==> flow/design.v <==
module dht11_interface (
    input wire clk,          
    input wire rst,          
    inout wire dht11_data,   
    output reg [7:0] temperature,  
    output reg ready         
);
parameter CLK_FREQ = 50000000;
parameter TIME_1US = CLK_FREQ / 1000000;
localparam IDLE       = 0;
localparam START      = 1;
localparam WAIT_RESP  = 2;
localparam RESP_LOW   = 3;
localparam RESP_HIGH  = 4;
localparam READ_BIT   = 5;
localparam WAIT_NEXT  = 6;
localparam DONE       = 7;
reg [2:0] state = IDLE;
reg [19:0] cnt = 0;
reg dht11_out = 1'b1;
reg dht11_dir = 1'b0;  
assign dht11_data = dht11_dir ? dht11_out : 1'bz;
wire dht11_in = dht11_data;
reg [5:0] bit_index = 0;
reg [39:0] data_buf = 0;
reg [15:0] pulse_cnt = 0;
always @(posedge clk or posedge rst) begin
    if (rst) begin
        state <= IDLE;
        cnt <= 0;
        dht11_out <= 1;
        dht11_dir <= 0;
        ready <= 0;
        temperature <= 0;
        bit_index <= 0;
        data_buf <= 0;
    end else begin
        case (state)
            IDLE: begin
                ready <= 0;
                cnt <= cnt + 1;
                if (cnt > 2 * CLK_FREQ) begin  
                    cnt <= 0;
                    state <= START;
                    dht11_dir <= 1;
                    dht11_out <= 0;
                end
            end
            START: begin
                cnt <= cnt + 1;
                if (cnt > 18000 * TIME_1US) begin  
                    dht11_out <= 1;
                    dht11_dir <= 0;
                    cnt <= 0;
                    state <= WAIT_RESP;
                end
            end
            WAIT_RESP: begin
                cnt <= cnt + 1;
                if (!dht11_in) begin
                    cnt <= 0;
                    state <= RESP_LOW;
                end else if (cnt > 100 * TIME_1US) begin
                    state <= IDLE;  
                    cnt <= 0;
                end
            end
            RESP_LOW: begin
                cnt <= cnt + 1;
                if (dht11_in) begin
                    cnt <= 0;
                    state <= RESP_HIGH;
                end
            end
            RESP_HIGH: begin
                cnt <= cnt + 1;
                if (!dht11_in) begin
                    cnt <= 0;
                    bit_index <= 0;
                    data_buf <= 0;
                    state <= READ_BIT;
                end
            end
            READ_BIT: begin
                if (!dht11_in) begin
                    cnt <= 0;
                    state <= WAIT_NEXT;
                end else begin
                    cnt <= cnt + 1;
                    if (cnt > 100 * TIME_1US) begin
                        state <= IDLE;  
                        cnt <= 0;
                    end
                end
            end
            WAIT_NEXT: begin
                cnt <= cnt + 1;
                if (dht11_in) begin
                    cnt <= 0;
                end else if (cnt > 100 * TIME_1US) begin
                    state <= IDLE;  
                    cnt <= 0;
                end else begin
                    pulse_cnt <= pulse_cnt + 1;
                    if (pulse_cnt > 10 * TIME_1US) begin
                        data_buf <= {data_buf[38:0], 1'b1};  
                    end else begin
                        data_buf <= {data_buf[38:0], 1'b0};  
                    end
                    pulse_cnt <= 0;
                    bit_index <= bit_index + 1;
                    if (bit_index == 39)
                        state <= DONE;
                    else
                        state <= READ_BIT;
                end
            end
            DONE: begin
                temperature <= data_buf[23:16];  
                ready <= 1;
                state <= IDLE;
                cnt <= 0;
            end
        endcase
    end
end
endmodule
`timescale 1ns / 1ps
module lcd_controller (
    input wire clk,                 
    input wire rst,                 
    input wire [7:0] temperature,   
    output reg lcd_rs,
    output reg lcd_en,
    output reg [3:0] lcd_data
);
reg [15:0] clk_div;
wire strobe = (clk_div == 0);
always @(posedge clk or posedge rst) begin
    if (rst)
        clk_div <= 0;
    else
        clk_div <= clk_div + 1;
end
localparam INIT       = 0,
           FUNCTION   = 1,
           DISP_CTRL  = 2,
           DISP_CLR   = 3,
           ENTRY_MODE = 4,
           LINE1      = 5,
           LINE2      = 6,
           IDLE       = 7;
reg [2:0] state = INIT;
reg [5:0] step = 0;
reg [7:0] char_data;
reg [7:0] line1 [15:0];
reg [7:0] line2 [15:0];
reg [3:0] nibble;
reg send_high;
reg [3:0] char_index = 0;
reg [7:0] temp_ascii[2:0];
always @(*) begin
    temp_ascii[2] = "0" + temperature / 100;
    temp_ascii[1] = "0" + (temperature % 100) / 10;
    temp_ascii[0] = "0" + (temperature % 10);
end
always @(posedge clk or posedge rst) begin
    if (rst) begin
        state <= INIT;
        step <= 0;
        lcd_en <= 0;
        lcd_rs <= 0;
        lcd_data <= 4'b0000;
    end else if (strobe) begin
        case (state)
            INIT: begin
                if (step < 20) step <= step + 1;
                else begin
                    state <= FUNCTION;
                    step <= 0;
                end
            end
            FUNCTION: begin
                case (step)
                    0: begin lcd_rs <= 0; lcd_data <= 4'b0010; lcd_en <= 1; step <= 1; end  
                    1: begin lcd_en <= 0; step <= 2; end
                    2: begin lcd_rs <= 0; lcd_data <= 4'b1000; lcd_en <= 1; step <= 3; end  
                    3: begin lcd_en <= 0; step <= 4; end
                    default: begin state <= DISP_CTRL; step <= 0; end
                endcase
            end
            DISP_CTRL: begin
                case (step)
                    0: begin lcd_rs <= 0; lcd_data <= 4'b0000; lcd_en <= 1; step <= 1; end
                    1: begin lcd_en <= 0; step <= 2; end
                    2: begin lcd_rs <= 0; lcd_data <= 4'b1100; lcd_en <= 1; step <= 3; end  
                    3: begin lcd_en <= 0; step <= 4; end
                    default: begin state <= DISP_CLR; step <= 0; end
                endcase
            end
            DISP_CLR: begin
                case (step)
                    0: begin lcd_rs <= 0; lcd_data <= 4'b0000; lcd_en <= 1; step <= 1; end
                    1: begin lcd_en <= 0; step <= 2; end
                    2: begin lcd_rs <= 0; lcd_data <= 4'b0001; lcd_en <= 1; step <= 3; end  
                    3: begin lcd_en <= 0; step <= 4; end
                    default: begin state <= ENTRY_MODE; step <= 0; end
                endcase
            end
            ENTRY_MODE: begin
                case (step)
                    0: begin lcd_rs <= 0; lcd_data <= 4'b0000; lcd_en <= 1; step <= 1; end
                    1: begin lcd_en <= 0; step <= 2; end
                    2: begin lcd_rs <= 0; lcd_data <= 4'b0110; lcd_en <= 1; step <= 3; end  
                    3: begin lcd_en <= 0; step <= 4; end
                    default: begin state <= LINE1; step <= 0; char_index <= 0; end
                endcase
            end
            LINE1: begin
                if (step == 0) begin
                    lcd_rs <= 0; lcd_data <= 4'b1000; lcd_en <= 1; step <= 1;  
                end else if (step == 1) begin
                    lcd_en <= 0; step <= 2;
                end else if (step == 2) begin
                    lcd_rs <= 0; lcd_data <= 4'b0000; lcd_en <= 1; step <= 3;
                end else if (step == 3) begin
                    lcd_en <= 0; step <= 4;
                end else if (step < 36) begin
                    lcd_rs <= 1;
                    case (char_index)
                        0: char_data <= "T";
                        1: char_data <= "e";
                        2: char_data <= "m";
                        3: char_data <= "p";
                        4: char_data <= ":";
                        5: char_data <= " ";
                        6: char_data <= temp_ascii[2];  
                        7: char_data <= temp_ascii[1];  
                        8: char_data <= temp_ascii[0];  
                        9: char_data <= 8'hDF;  
                        10: char_data <= "C";
                        default: char_data <= " ";
                    endcase
                    if ((step % 2) == 0)
                        lcd_data <= char_data[7:4];  
                    else begin
                        lcd_data <= char_data[3:0];  
                        char_index <= char_index + 1;
                    end
                    lcd_en <= 1;
                    step <= step + 1;
                end else begin
                    state <= LINE2;
                    step <= 0;
                    char_index <= 0;
                end
            end
            LINE2: begin
                state <= IDLE;
            end
            IDLE: begin
                state <= ENTRY_MODE;
            end
        endcase
    end
end
endmodule
`timescale 1ns / 1ps
module test_dht11_lcd (
    input wire clk,
    input wire rst,
    inout wire dht11_data,
    output wire lcd_rs,
    output wire lcd_en,
    output wire [3:0] lcd_data
);
wire [7:0] temperature;
wire temp_ready;
dht11_interface dht11_inst (
    .clk(clk),
    .rst(rst),
    .dht11_data(dht11_data),
    .temperature(temperature),
    .ready(temp_ready)
);
lcd_controller lcd_inst (
    .clk(clk),
    .rst(rst),
    .temperature(temperature),
    .lcd_rs(lcd_rs),
    .lcd_en(lcd_en),
    .lcd_data(lcd_data)
);
endmodule
Tool chain data of test_dht11_lcd. Tool output for the design above, in the order of the flow. Lines are those of the file above, counted from 1. Operators carry their Yosys type and port widths (W data, S select, Z words). Cell names lack the library's common part. Not given: -

Top module: test_dht11_lcd. Clock: clk. Standard-cell library: sky130hd. Timing corner: tt_025C_1v80.

After elaboration. Counts by Yosys on the flattened word-level netlist (proc, flatten, opt, wreduce). Print and check cells are left out. Cells with the same type and inputs are merged into one.

The entry for register bits reads 106. Under memory bits (read-only) stands 0. For memory bits (writable) the number is 0. For memories the number is 0. The figure for clocked read ports x word width is 0. The entry for elaborated cells reads 205. For input bits the number is 2. Under output and inout bits stands 7. The figure for latch bits is 0.

The entry for mux-type cells reads 86. The entry for $add $sub $neg reads 8. Div/mod/pow operators: 4. For bitwise operators the number is 5. The figure for shift operators is 0. For multipliers the number is 0. The entry for magnitude comparators reads 5. For eq/ne operators the number is 54. Reduce/logical cells: 28.

Operators with widths (count): $div A8 B7 Y32 const B (1); $mod A8 B7 Y32 const B (1); $pmux W20 S7 (1); $mux W20 (7); $div A32 B4 Y32 const B (1); $mod A8 B4 Y32 const B (1); $pmux W8 S10 (1); $mux W24 (3); $mux W3 (19); $mux W6 (9); $mux W4 (13); $pmux W24 S2 (1); $pmux W3 S8 (2); $pmux W4 S2 (5); $logic_not A32 Y1 (1); $gt A20 B27 Y1 const B (1); $ne A2 B2 Y1 const B (13); $eq A3 B3 Y1 const B (8); $add A6 B8 Y8 const A (3); $add A20 B1 Y20 const B (1); $gt A20 B13 Y1 const B (1); $gt A20 B20 Y1 const B (1); $pmux W4 S5 (1); $reduce_and A9 Y1 (2); $pmux W6 S3 (1); $add A16 B1 Y16 const B (1); $logic_not A16 Y1 (1); $reduce_bool A8 Y1 (2).

Not listed: further kinds 40, cells in them 88.

Depth. Yosys ltp: most cells in a row. Word level: on the elaborated netlist, between registers, memories and ports. Mapped: between sequential cells and ports; inverters and the memories' decode and read muxes count.

The figure for word-level depth is 8. Under ABC_AREA stands 0. The figure for gate-level depth with buffers is 9. The figure for mapped depth without buffers is 7.

After synthesis. The flow's flattened synthesis, as Yosys stat reports it; memories are mapped. The netlist is that of the ABC_AREA named above (0 if unset); the other value can give another one. The area totals of this step are shown rounded.

Cells by type: dfrtp_1 (count 60, area in all 1501.44 µm²); edfxtp_1 (count 12, area in all 360.346 µm²); ha_1 (count 18, area in all 225.216 µm²); a21oi_1 (count 34, area in all 170.163 µm²); xor2_1 (count 19, area in all 166.41 µm²); xnor2_1 (count 17, area in all 148.893 µm²); nor2_1 (count 39, area in all 146.39 µm²); nand3_1 (count 25, area in all 125.12 µm²); nand2_1 (count 27, area in all 101.347 µm²); mux2i_1 (count 10, area in all 100.096 µm²); o21ai_0 (count 20, area in all 100.096 µm²); nor3_1 (count 17, area in all 85.082 µm²); inv_1 (count 18, area in all 67.565 µm²); clkbuf_1 (count 16, area in all 60.058 µm²); mux2_2 (count 5, area in all 56.304 µm²); nand4_1 (count 9, area in all 56.304 µm²); nor4_1 (count 9, area in all 56.304 µm²); a211oi_1 (count 6, area in all 45.043 µm²).

Other cell types: 50; their cells: 90.

The entry for buffers reads 22. Under synthesis area stands 4300 µm². The entry for sequential area reads 1900 µm². Under cell count stands 451. Under flip-flop cells stands 73.

By module: a second synthesis without flattening, with its own total; a netlist apart from the flattened one above.

The entry for cells (unflattened synthesis) reads 857. For area total of the unflattened synthesis the number is 7300 µm².

Each row is one instance without its submodules.

Modules: lcd_controller (area 5300 µm², times used 1, cells 644, sequential area 1100 µm²); dht11_interface (area 2000 µm², times used 1, cells 213, sequential area 780 µm²); test_dht11_lcd (area 0.0 µm², times used 1, cells 0, sequential area 0.0 µm²).

Path before layout. Path of least setup slack by OpenSTA after synthesis, without wires, with an ideal clock, recovery checks aside; 20% of the period is set as input and as output delay. Where synthesis merged equal registers, the netlist keeps one of their names.

Path type: input -> register. From: input rst. To: register lcd_inst.char_index[0]. Required time: 3156 ps. Delay of the path: 2382 ps. For arrival the number is 2714 ps. For period the number is 3530 ps. For launch time at the first pin the number is 706 ps. The entry for path buffers reads 0. Under input delay stands 706 ps. The entry for driving pins on the path reads 3. Under slack stands 442 ps. The figure for library setup time is 374 ps. Synthesis period reached: 3088 ps.

"delay of the path" is the arrival time less input delay plus setup time. "driving pins on the path": output pins that drive a net of the path, with the launching flip-flop's if there is one; two outputs of one cell count as two. "synthesis period reached" = period - worst setup slack (recovery checks aside). The figure is calculated, with input and output delays left at 20% of the set period. Between the ends stands the longest chain of elaborated cells between them, by number of cells; it is not shown to be the way that was timed. Of several equally long chains one is given. Each line given opens the expression or statement behind the cell; cells for indexed reads and writes are added by Yosys, which also makes memories of some case tables. At most two assigning lines are given for a register; there are more.

Path through: inv_1 -> nand3b_1 -> a311oi_1. For cells in the longest elaborated chain the number is 2. For elaborated cells on any way between the ends the number is 2. Source lines of those cells: 0. Those cells by class: logic: 1; reduce/logical: 1.

RTL lines, path post-synthesis: start: declaration (line 271) `input wire rst,`; $not A1 Y1; $reduce_and A9 Y1; end: assignment (line 216) `default: begin state <= LINE1; step <= 0; char_index <= 0; end`; end: assignment (line 248) `char_index <= char_index + 1;`; end: declaration (line 160) `reg [3:0] char_index = 0;`.

Worst path after layout. Path of least setup slack in the final report of job 1 (OpenROAD, finished layout, wires in). Where an end is a register, its clock arrival counts in the times. The report prints the path's times to 10 ps; the period is as set.

Path type: register -> register. From: register lcd_inst.step[0]. To: register lcd_inst.char_index[0]. Required time: 4090 ps. The entry for driving pins on the path reads 7. Under slack stands 960 ps. The entry for path buffers reads 0. For arrival the number is 3130 ps. For launch time at the first pin the number is 340 ps. The figure for library setup time is 370 ps. For period the number is 4110 ps.

Between the ends stands the longest chain of elaborated cells between them, by number of cells; it is not shown to be the way that was timed. Of several equally long chains one is given. At most two assigning lines are given for a register; there are more. The path ends at the enable pin of a flip-flop; only ways to that pin are counted.

Path through: dfrtp_1 -> inv_1 -> ha_1 -> or3_1 -> o21ai_0 -> nand3b_1 -> a311oi_1. For cells in the longest elaborated chain the number is 4. For elaborated cells on any way between the ends the number is 14. Those cells by class: compare: 1; eq/ne: 9; reduce/logical: 4.

RTL lines, path post-layout: start: declaration (line 154) `reg [5:0] step = 0;`; start: assignment (line 177) `if (step < 20) step <= step + 1;`; start: assignment (line 251) `step <= step + 1;`; $eq A6 B2 Y1 (line 226) `end else if (step == 3) begin`; $reduce_or A4 Y1; $ne A2 B2 Y1; $reduce_and A9 Y1; end: assignment (line 216) `default: begin state <= LINE1; step <= 0; char_index <= 0; end`; end: assignment (line 248) `char_index <= char_index + 1;`; end: declaration (line 160) `reg [3:0] char_index = 0;`.

==> runs of test_dht11_lcd <==
Measured results for test_dht11_lcd: 2 stored runs of the Yosys and OpenROAD flow on sky130hd. The settings differ; the order carries no meaning. The constraints put input and output delay at 20% of the set period each and load the outputs with 0.01 pF. "clock period reached": clock period set for the run, less the worst setup slack. It is reckoned from that one timing run; input and output delays stay at 20% of the period that was set. "allowed time less slack (worst setup path)" = time allowed to the worst setup path (clock period - input delay - output delay, where it has them) - its slack; a late launch clock adds to it, a late capture clock takes from it. "total design power" is the tool's figure for a default switching activity; nothing was simulated. "allowed time less slack (worst setup path)" is given in steps of 10 ps. Results are given in rounded form.

Files of job 1:
==> flow/run.sh <==
#!/bin/bash
# the make line also repeats the synthesis and layout settings of config.mk as NAME=value (left out here)
make -C /OpenROAD-flow-scripts/flow DESIGN_CONFIG=/design/flow/config.mk WORK_HOME=/design/flow/orfs CLKGATE_MAP_FILE= finish
==> flow/config.mk <==
export PLATFORM = sky130hd
export DESIGN_NAME = test_dht11_lcd
export DESIGN_NICKNAME = test_dht11_lcd
export VERILOG_FILES = /design/flow/design.v
export SDC_FILE = /design/flow/constraint.sdc
export NUM_CORES = 4
export LEC_CHECK = 0
export CAP_MARGIN = 30
export CELL_PAD_IN_SITES_DETAIL_PLACEMENT = 2
export CELL_PAD_IN_SITES_GLOBAL_PLACEMENT = 2
export CORE_ASPECT_RATIO = 1.24
export CORE_MARGIN = 2
export CORE_UTILIZATION = 25
export CTS_CLUSTER_SIZE = 84
export GPL_ROUTABILITY_DRIVEN = 1
export MIN_ROUTING_LAYER = met2
export PLACE_DENSITY_LB_ADDON = 0.1
export SLEW_MARGIN = 20
export TNS_END_PERCENT = 35
==> flow/constraint.sdc <==
create_clock -name core_clock -period 4.11 [get_ports {clk}]
set_input_delay 0.8220 -clock core_clock [delete_from_list [all_inputs] [get_ports {clk}]]
set_output_delay 0.8220 -clock core_clock [all_outputs]
set_load 0.01 [all_outputs]

Results of job 1. The measured chip area in the Yosys report is 4300 µm². The setup slack of the worst path comes to 960 ps. The utilization stands at 29 %. The total design power stands at 0.0019 W. The allowed time less slack (worst setup path) reads 3150 ps. Type of the worst setup path: register -> register. The measured area inside the die boundary is 18000 µm². The worst-case hold slack reads 480 ps. For the standard-cell area of the final layout the run shows 4900 µm². The clock period reached comes to 3152 ps. The total negative setup slack comes to 0 ps.

Files of job 2:
==> flow/run.sh <==
#!/bin/bash
# the make line also repeats the synthesis and layout settings of config.mk as NAME=value (left out here)
make -C /OpenROAD-flow-scripts/flow DESIGN_CONFIG=/design/flow/config.mk WORK_HOME=/design/flow/orfs CLKGATE_MAP_FILE= finish
==> flow/config.mk <==
export PLATFORM = sky130hd
export DESIGN_NAME = test_dht11_lcd
export DESIGN_NICKNAME = test_dht11_lcd
export VERILOG_FILES = /design/flow/design.v
export SDC_FILE = /design/flow/constraint.sdc
export NUM_CORES = 4
export LEC_CHECK = 0
export CAP_MARGIN = 20
export CORE_MARGIN = 2
export CORE_UTILIZATION = 40
export SLEW_MARGIN = 20
==> flow/constraint.sdc <==
create_clock -name core_clock -period 3.05 [get_ports {clk}]
set_input_delay 0.6100 -clock core_clock [delete_from_list [all_inputs] [get_ports {clk}]]
set_output_delay 0.6100 -clock core_clock [all_outputs]
set_load 0.01 [all_outputs]

Results of job 2. The measured chip area in the Yosys report is 4300 µm². The setup slack of the worst path comes to 380 ps. The utilization stands at 45 %. The total design power stands at 0.0022 W. The allowed time less slack (worst setup path) reads 2670 ps. Type of the worst setup path: register -> register. The measured area inside the die boundary is 12000 µm². The worst-case hold slack reads 400 ps. For the standard-cell area of the final layout the run shows 4700 µm². The clock period reached comes to 2674 ps. The total negative setup slack comes to 0 ps.
