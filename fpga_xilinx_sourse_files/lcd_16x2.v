==> flow/design.v <==
`timescale 1ns / 1ps
`timescale 1ns / 1ps
module lcd(input clk, rst, output reg en, rs, output [7:0] data);
    reg [19:0] state = 0;
    reg [19:0] count = 0;
    reg [7:0] cmd;
    always @(posedge clk) begin
        if (rst) begin
            en <= 0;
            rs <= 0;
            cmd <= 0;
            state <= 0;
            count <= 0;
        end else begin
            case (state)
                0: begin en <= 0; rs <= 0;
                    if (count == 750000) begin count <= 0; state <= state + 1; end
                    else count <= count + 1;
                end
                1: begin en <= 1; cmd <= 8'h30;
                    if (count == 12) begin count <= 0; state <= state + 1; end
                    else count <= count + 1;
                end
                2: begin en <= 0;
                    if (count == 205000) begin count <= 0; state <= state + 1; end
                    else count <= count + 1;
                end
                3: begin en <= 1; cmd <= 8'h30;
                    if (count == 12) begin count <= 0; state <= state + 1; end
                    else count <= count + 1;
                end
                4: begin en <= 0;
                    if (count == 5000) begin count <= 0; state <= state + 1; end
                    else count <= count + 1;
                end
                5: begin en <= 1; cmd <= 8'h30;
                    if (count == 12) begin count <= 0; state <= state + 1; end
                    else count <= count + 1;
                end
                6: begin en <= 0;
                    if (count == 2000) begin count <= 0; state <= state + 1; end
                    else count <= count + 1;
                end
                7: begin en <= 1; cmd <= 8'h38;  
                    if (count == 12) begin count <= 0; state <= state + 1; end
                    else count <= count + 1;
                end
                8: begin en <= 0;
                    if (count == 2000) begin count <= 0; state <= state + 1; end
                    else count <= count + 1;
                end
                9: begin en <= 1; cmd <= 8'h0C;  
                    if (count == 12) begin count <= 0; state <= state + 1; end
                    else count <= count + 1;
                end
                10: begin en <= 0;
                    if (count == 2000) begin count <= 0; state <= state + 1; end
                    else count <= count + 1;
                end
                11: begin en <= 1; cmd <= 8'h06;  
                    if (count == 12) begin count <= 0; state <= state + 1; end
                    else count <= count + 1;
                end
                12: begin en <= 0;
                    if (count == 2000) begin count <= 0; state <= state + 1; end
                    else count <= count + 1;
                end
                13: begin en <= 1; cmd <= 8'h01;  
                    if (count == 12) begin count <= 0; state <= state + 1; end
                    else count <= count + 1;
                end
                14: begin en <= 0;
                    if (count == 82000) begin count <= 0; state <= state + 1; end
                    else count <= count + 1;
                end
                15: begin en <= 1; rs <= 1; cmd <= 8'h4D;  
                    if (count == 12) begin count <= 0; state <= state + 1; end else count <= count + 1;
                end
                16: begin en <= 0;
                    if (count == 2000) begin count <= 0; state <= state + 1; end else count <= count + 1;
                end
                17: begin en <= 1; rs <= 1; cmd <= 8'h41;  
                    if (count == 12) begin count <= 0; state <= state + 1; end else count <= count + 1;
                end
                18: begin en <= 0;
                    if (count == 2000) begin count <= 0; state <= state + 1; end else count <= count + 1;
                end
                19: begin en <= 1; rs <= 1; cmd <= 8'h52;  
                    if (count == 12) begin count <= 0; state <= state + 1; end else count <= count + 1;
                end
                20: begin en <= 0;
                    if (count == 2000) begin count <= 0; state <= state + 1; end else count <= count + 1;
                end
                21: begin en <= 1; rs <= 1; cmd <= 8'h55;  
                    if (count == 12) begin count <= 0; state <= state + 1; end else count <= count + 1;
                end
                22: begin en <= 0;
                    if (count == 2000) begin count <= 0; state <= state + 1; end else count <= count + 1;
                end
                23: begin en <= 1; rs <= 1; cmd <= 8'h54;  
                    if (count == 12) begin count <= 0; state <= state + 1; end else count <= count + 1;
                end
                24: begin en <= 0;
                    if (count == 2000) begin count <= 0; state <= state + 1; end else count <= count + 1;
                end
                25: begin en <= 1; rs <= 1; cmd <= 8'h48;  
                    if (count == 12) begin count <= 0; state <= state + 1; end else count <= count + 1;
                end
                26: begin en <= 0;
                    if (count == 2000) begin count <= 0; state <= state + 1; end else count <= count + 1;
                end
                27: begin en <= 1; rs <= 1; cmd <= 8'h49;  
                    if (count == 12) begin count <= 0; state <= state + 1; end else count <= count + 1;
                end
                28: begin en <= 0;
                    if (count == 2000) begin count <= 0; state <= 29; end else count <= count + 1;
                end
                default: begin en <= 0; rs <= 0; cmd <= 8'h00; end
            endcase
        end
    end
    assign data = cmd;
endmodule
# Step by step through the tools: lcd
# What the tools print for lcd, step after step.
# Lines are those of the file above, counted from 1.
# Cell names lack the library's common part.
# A cell with -- has no value.
# setup
design,lcd
clock,clk
lib,sky130hd
corner,tt_025C_1v80

# After elaboration
# Source: Yosys, flattened and elaborated, memories not mapped. Widths are those after wreduce. Registers that Yosys merges into a memory's read port (data or address) are not register bits. Print and check cells do not count. Equal cells are merged and count once.
# word_totals
elab_cells,76
out_inout_bits,10
inputBits,2
regBits,50
# classes
add_sub_neg,2
muxes,18
reduce_logical,10
equal,41
# op_table
op,n
20-bit by 5-bit == test with 1-bit output with constant B,13
20-bit 2-to-1 mux,13
20-bit by 4-bit == test with 1-bit output with constant B,9
20-bit case mux with 7-bit select,1
20-bit case mux with 6-bit select,1
8-bit case mux with 13-bit select,1
20-bit by 3-bit == test with 1-bit output with constant B,4
20-bit by 1-bit adder with 20-bit output with constant B,2
20-bit by 2-bit == test with 1-bit output with constant B,2
29-bit nonzero test,1
21-bit OR reduction,1
20-bit by 1-bit == test with 1-bit output with constant B,1
20-bit by 11-bit == test with 1-bit output with constant B,1
20-bit by 13-bit == test with 1-bit output with constant B,1
20-bit by 17-bit == test with 1-bit output with constant B,1
20-bit by 18-bit == test with 1-bit output with constant B,1
20-bit == test with constant B,1
20-bit logical NOT,1
15-bit OR reduction,1
14-bit OR reduction,1
11-bit OR reduction,1
10-bit OR reduction,1
2-bit inequality test with constant B,5
8-bit AND reduction,1
7-bit OR reduction,1
2-bit by 1-bit inequality test with 1-bit output with constant B,2
3-bit OR reduction,1
1-bit case mux with 2-bit select,1
1-bit 2-to-1 mux,1

# Depth
# Depth = most cells in a row (Yosys ltp): at word level without a register or memory, in the mapped netlist without a sequential cell, where the memories' decode and read muxes count.
# depth
ltp_word,4
abc_area,0
depth_mapped,9
depth_no_buf,8

# Netlist
# The flow's flattened synthesis, as Yosys stat reports it; memories are mapped. The netlist is that of the ABC_AREA named above (0 if unset); the other value can give another one.
# synth_totals
ffs,49
seq_area_um2,980.9
buf_cells,23
synth_area_um2,2748.9
stdcells,328
# types
cell_type,n,type_area_um2
dfxtp_1,49,980.941
a211oi_1,18,135.13
nand4_1,19,118.864
xnor2_1,13,113.859
nor4_1,16,100.096
nor2_1,26,97.594
ha_1,7,87.584
nor3b_1,11,82.579
nand2_1,21,78.826
a21oi_1,15,75.072
clkbuf_1,18,67.565
and2_1,10,62.56
nor3_1,9,45.043
a311oi_1,5,43.792
and3_1,7,43.792
and4_1,5,43.792
nand3_1,7,35.034
inv_1,8,30.029
# Not listed: further types 39, cells in them 64.

# Path before layout
# Source: OpenSTA report_checks on the synthesized netlist (no wires, ideal clock, input and output delay 20% of the period each), path of least setup slack; recovery checks are left aside. Register names are those of the netlist, which keeps one name where synthesis merged equal registers.
# synth_timing
path_kind,reg-to-reg
start,reg state[0]
end,reg count[10]
required_ps,2436
n_path_buf,2
launch_ps,0
slack_ps,140
arrival_ps,2296
path_stages,10
path_delay_ps,2430
setup_time_ps,134
clock_period_ps,2570
synth_period_reached_ps,2430
# "path_delay_ps" is the arrival time less input delay plus setup time.
# "path_stages" counts driving pins, that of a launching flip-flop among them; a cell with two outputs on the path counts twice.
# "synth_period_reached_ps" = period - worst setup slack (recovery checks aside). The figure is calculated, with input and output delays left at 20% of the set period.
# Between the ends stands the longest chain of elaborated cells between them, by number of cells; it is not shown to be the way that was timed. Of several equally long chains one is given.
# A line is the first line of the expression or statement that the cell stems from. Yosys adds cells for indexed reads and writes and turns some case tables into memories.
# A register here has more assigning lines than the two given.
# synth_via
path_cell_list,dfxtp_1 > ha_1 > clkbuf_1 > nor3b_1 > o21ba_2 > o21ai_1 > nand2_1 > a21oi_1 > clkbuf_1 > a211oi_1
elab_chain_cells,3
cone_cells,33
cone_lines,1
classes_between,28 x eq/ne; 1 x mux; 4 x reduce/logical
# synth_lines
element,line,source
start: declaration,4,reg [19:0] state = 0;
start: assignment,12,state <= 0;
start: assignment,17,if (count == 750000) begin count <= 0; state <= state + 1; end
20-bit by 5-bit == test with 1-bit output,15,case (state)
11-bit OR reduction,--,
20-bit case mux with 6-bit select,15,
end: assignment,18,else count <= count + 1;
end: assignment,22,else count <= count + 1;
end: declaration,5,reg [19:0] count = 0;

# Timing after layout
# Path of least setup slack in the final report of flow run A (OpenROAD, finished layout, wires in). Where an end is a register, its clock arrival counts in the times.
# The path's times are printed in steps of 10 ps; the period is the one set.
# layout_timing
path_kind,reg-to-reg
start,reg count[1]
end,reg state[16]
launch_ps,310
required_ps,1800
arrival_ps,2550
clock_period_ps,1590
setup_time_ps,90
path_stages,10
slack_ps,-750
n_path_buf,1
# Between the ends stands the longest chain of elaborated cells between them, by number of cells; it is not shown to be the way that was timed. Of several equally long chains one is given.
# A register here has more assigning lines than the two given.
# layout_via
path_cell_list,dfxtp_2 > inv_2 > ha_4 > nand4bb_4 > or3b_4 > o311a_4 > a2111oi_4 > buf_6 > a31oi_4 > and2_1
elab_chain_cells,3
cone_cells,22
classes_between,13 x eq/ne; 8 x mux; 1 x reduce/logical
# layout_lines
element,line,source
start: declaration,5,reg [19:0] count = 0;
start: assignment,18,else count <= count + 1;
start: assignment,22,else count <= count + 1;
20-bit by 11-bit == test with 1-bit output,116,if (count == 2000) begin count <= 0; state <= 29; end else count <= count + 1;
20-bit 2-to-1 mux,116,
20-bit case mux with 7-bit select,15,case (state)
end: assignment,12,state <= 0;
end: assignment,17,if (count == 750000) begin count <= 0; state <= state + 1; end
end: declaration,4,reg [19:0] state = 0;

# lcd through Yosys and OpenROAD on sky130hd: 2 stored runs, unordered, with their settings and measured results. The constraints put input and output delay at 20% of the set period each and load the outputs with 0.01 pF.
# By "timing.achieved_period_ps" is meant the clock period of the run minus its worst setup slack. This is arithmetic on one report: input and output delays are still those of the set period (20% each).
# "timing.worst_path_ps" is the time allowed to the run's worst setup path (the clock period less input and output delay, where it has them) less its slack. Clock arrival times count: a late capture clock shortens it, a late launch clock lengthens it.
# "fin_power_uw" rests on the timing tool's default activity at the inputs, not on a simulated workload.
# "timing.worst_path_ps" is known to 10 ps.
# Among the settings, . means not set for that run.
run name,period_ns,CORE_UTILIZATION,HOLD_SLACK_MARGIN,CELL_PAD_IN_SITES_DETAIL_PLACEMENT,TNS_END_PERCENT,GPL_TIMING_DRIVEN,GPL_ROUTABILITY_DRIVEN,CTS_CLUSTER_SIZE,CAP_MARGIN,SLEW_MARGIN,CORE_MARGIN,SETUP_SLACK_MARGIN,PLACE_DENSITY_LB_ADDON,CELL_PAD_IN_SITES_GLOBAL_PLACEMENT,CTS_CLUSTER_DIAMETER,MIN_ROUTING_LAYER,fin_power_uw,timing.achieved_period_ps,timing.setup.ws_ps,finish.stdcell_area_um2,timing.hold.ws_ps,final_util_pct,tns_ps,synth_chip_area_um2,design.die.area_um2,timing.worst_path_ps,path_kind
flow run A,1.59,38,0.21,0,20,1,1,63,10,30,2,.,.,.,.,.,3449,2336,-746,4088.9,496,57.3,-25850,2748.9,7929.9,2340,reg-to-reg
flow run B,3.34,38,0.05,0,.,.,.,.,15,0,3,-0.13,0.09,3,310,met1,1545,2740,600,3065.4,472,44.4,0,2748.9,8290.1,2740,reg-to-reg
